==> flow/design.v <==
module D_latch(clk, d, p, c, q);
input clk, d, p, c;
output reg q;
initial
	q <= 1'b0;
always @(posedge clk)
begin
	if (~p)
		q <= 1'b1;
	else if (~c)
		q <= 1'b0;
	else
		q <= d;
end
endmodule 
module clock_delay(clk, data, clr, q);
parameter width=1;
parameter cycles=1;
input clk, clr;
input [width-1 : 0] data;
output [width-1 : 0] q;
reg [width-1 : 0] D[0 : cycles-1];
generate
	genvar i;
	for (i=0; i < cycles; i=i+1)
	begin : gen1
		initial
			D[i] = {width{1'b0}};
	end
endgenerate
assign q = D[cycles-1][width-1 : 0];
generate
	for (i=cycles-1; i>0; i=i-1)
	begin : gen2
		always @(posedge clk)
		begin
			D[i] = D[i-1];
			if (clr)
				D[i] = {width{1'b0}};
		end
	end
endgenerate
always @(posedge clk)
begin
	D[0] = data;
	if (clr)
		D[0] = {width{1'b0}};
end
endmodule
module counter_5b(
	input clk,
	input sclr,
	output [4:0] out,
	output cout
	);
	reg [5:0] count;
	initial
		count = 6'b000000;
	assign out = count[4:0];
	assign cout = count[5];
	always @(posedge clk)
	begin
		if (sclr == 1'b1)
			count = 6'b000000;
		else
			count = count + 1'b1;
	end
endmodule
module mem_check(clk, start_comp, mema_data, memb_data, mem_address, q, comp_done);
input clk;
input start_comp;
input [63:0] mema_data, memb_data;
output [4:0] mem_address;
output q, comp_done;
wire d_start_comp;
D_latch start_comp_delay(
	.clk(clk),
	.d(start_comp),
	.p(1'b1),
	.c(1'b1),
	.q(d_start_comp)
	);
wire start_pulse = start_comp & (~d_start_comp);
wire running;
wire address_counter_cout;
sync_SR_latch run_controller(
	.clk(clk),
	.s(start_pulse),
	.r(address_counter_cout),
	.p(1'b1),
	.c(1'b1),
	.q(running)
	);
counter_5b address_counter(
	.clk(clk),
	.sclr(~running),
	.out(mem_address),
	.cout(address_counter_cout)
	);
sync_SR_latch comp_latch(
	.clk(clk),
	.s(start_pulse),
	.r(~(mema_data == memb_data)),
	.p(~start_pulse),
	.c(1'b1),
	.q(q)
	);
wire d_running;
clock_delay #(1, 3) comp_done_delay(
	.clk(clk),
	.data(running),
	.clr(1'b0),
	.q(d_running)
	);
assign comp_done = ~(running | d_running);
endmodule 
module sync_SR_latch(clk, s, r, p, c, q);
input clk, s, r, p, c;
output reg q;
initial
	q = 1'b0;
always @(posedge clk)
begin
	if (~p)
		q <= 1'b1;
	else if (~c)
		q <= 1'b0;
	else if (s)
		q <= 1'b1;
	else if (r)
		q <= 1'b0;
end
endmodule
==> From RTL to reports: mem_check <==
Tool output for the design above, in the order of the flow.
Line numbers count from 1 in the design file above.
Cell names lack the library's common part.
{ "design": {"top_module": "mem_check", "clock": "clk", "cell_library": "sky130hd", "pvt_corner": "tt_025C_1v80"} }

==> Word level <==
Yosys after proc, flatten, opt, wreduce and memory -nomap, before mapping. Enables and synchronous resets that opt folds into registers are not counted as muxes. Print and check cells are not counted. Equal cells are merged and count once.
{ "bits": {"latchBits": 0, "rom_bits": 0, "wordCells": 13, "clocked_rd_ports_x_width": 0, "output_inout_bits": 7, "input_bits": 130, "memories": 0, "ff_bits": 12, "mem_bits_rw": 0} }
{ "classes": {"div_mod_pow": 0, "n_eq": 1, "n_reduce_logical": 0, "multipliers": 0, "mux": 0, "compare": 0, "n_addsub": 1, "n_logic": 4, "shift": 0} }
{ "op_table": {"columns": ["operator", "n"], "rows": [
  ["64-bit == test", 1],
  ["6-bit by 1-bit adder with 6-bit output (second input constant)", 1],
  ["1-bit NOT", 2],
  ["1-bit AND", 1],
  ["1-bit bitwise OR", 1]
]} }

==> Logic depth <==
Longest topological path by Yosys (ltp), each cell counted once; first at word level (registers and memories cut), then after technology mapping (sequential cells cut; the memories' decode and read muxes count).
{ "depth": {"ltp_word": 2, "abc_area": 0, "depth_mapped": 5, "ltp_nobuf": 5} }

==> Mapped cells and area <==
Yosys stat after the flow's synthesis: flattened, memories mapped to cells. It holds for the ABC_AREA given above (unset counts as 0); a run with the other value may have another netlist.
{ "types": {"columns": ["cell_type", "n", "type_area_um2"], "rows": [
  ["xnor2_1", 36, 315.302],
  ["dfxtp_1", 12, 240.23],
  ["nand2b_1", 14, 87.584],
  ["nor2b_1", 12, 75.072],
  ["inv_1", 15, 56.304],
  ["nand4_1", 9, 56.304],
  ["a2111o_1", 4, 45.043],
  ["xor2_1", 5, 43.792],
  ["o22ai_1", 6, 37.536],
  ["o2111ai_1", 4, 35.034],
  ["nor4_1", 4, 25.024],
  ["nor2_1", 6, 22.522],
  ["nor4_4", 1, 21.27],
  ["nand3_1", 4, 20.019],
  ["a22o_1", 2, 17.517],
  ["nor2b_4", 1, 13.763],
  ["ha_1", 1, 12.512],
  ["nor4_2", 1, 12.512]
]} }
Not listed: further types 10, cells in them 12.
{ "synth_totals": {"synth_area_um2": 1206.2, "cell_count": 149, "flip_flops": 12, "n_buf": 0, "seq_area_um2": 240.2} }
By module: a second synthesis without flattening, with its own total; a netlist apart from the flattened one above.
{ "hier_totals": {"cells_unflattened": 129, "hier_area_um2": 1134.8} }
Each row is one instance without its submodules.
{ "by_module": {"columns": ["mod", "mod_seq_area_um2", "n_inst", "area_um2", "n_cells"], "rows": [
  ["mem_check", 0.0, 1, 716.9, 91],
  ["counter_5b", 120.1, 1, 229.0, 22],
  ["sync_SR_latch", 20.0, 2, 40.0, 4],
  ["clock_delay", 60.1, 1, 78.8, 6],
  ["D_latch", 20.0, 1, 30.0, 2]
]} }

==> Worst setup path after synthesis <==
OpenSTA on the mapped netlist: ideal clock, no wires. The path of least setup slack (recovery checks aside). Input and output delay are each 20% of the period. Register names are those of the netlist, which keeps one name where synthesis merged equal registers.
{ "synth_timing": {"path_kind": "input port to flip-flop", "from": "input port mema_data[26]", "to": "register comp_latch.q", "path_slack_ns": -0.058, "arrival_ns": 1.179, "delay_ns": 1.010, "t_first_pin_ns": 0.238, "driving_pins": 5, "required_ns": 1.121, "setup_time_ns": 0.069, "clock_period_ns": 1.19, "in_delay_ns": 0.238, "n_path_buf": 0, "synth_period_reached_ns": 1.248} }
"delay_ns" is the arrival time less input delay plus setup time.
"driving_pins" counts driving pins, that of a launching flip-flop among them; a cell with two outputs on the path counts twice.
"synth_period_reached_ns" = period - worst setup slack (recovery checks aside). The figure is calculated, with input and output delays left at 20% of the set period.
The rows between start and end are the longest chain of elaborated cells between them; the timing report does not say that the signal goes this way. Where chains are equally long, one stands for them.
Each line given opens the expression or statement behind the cell; cells for indexed reads and writes are added by Yosys, which also makes memories of some case tables.
A register here has more assigning lines than the two given.
{ "synth_via": {"path_cell_list": "nor2b_1 a2111o_1 nor4_2 nand4_1 o21ai_1", "elab_chain_len": 1, "cone_cells": 1, "lines_between": 1, "cone_classes": "eq/ne (1)"} }
{ "synth_lines": {"columns": ["item", "line_no", "rtl"], "rows": [
  ["from (decl)", 72, "input [63:0] mema_data, memb_data;"],
  ["64-bit == test", 103, ".r(~(mema_data == memb_data)),"],
  ["to (assign)", 125, "q <= 1'b1;"],
  ["to (assign)", 127, "q <= 1'b0;"],
  ["to (decl)", 119, "output reg q;"]
]} }

Subject: flow runs of mem_check

Hi,

Record of 2 stored runs of the RTL-to-layout flow on mem_check, platform sky130hd. The runs are unordered. Constraints: input delay and output delay 20% of the set period each, output load 0.01 pF.

settings of flow run A
{
  "period_ns": 1.42,
  "SETUP_SLACK_MARGIN": -0.02,
  "CAP_MARGIN": 20,
  "CORE_MARGIN": 2,
  "CORE_UTILIZATION": 40,
  "SLEW_MARGIN": 20
}
report of flow run A: did not finish, place, GPL-0301

settings of flow run B
{
  "period_ns": 2.45,
  "CORE_UTILIZATION": 60,
  "GPL_TIMING_DRIVEN": 0,
  "SLEW_MARGIN": 35,
  "MIN_ROUTING_LAYER": "met2",
  "MAX_ROUTING_LAYER": "met4",
  "CAP_MARGIN": 20,
  "CORE_MARGIN": 2
}
report of flow run B: did not finish, place, GPL-0301

Regards
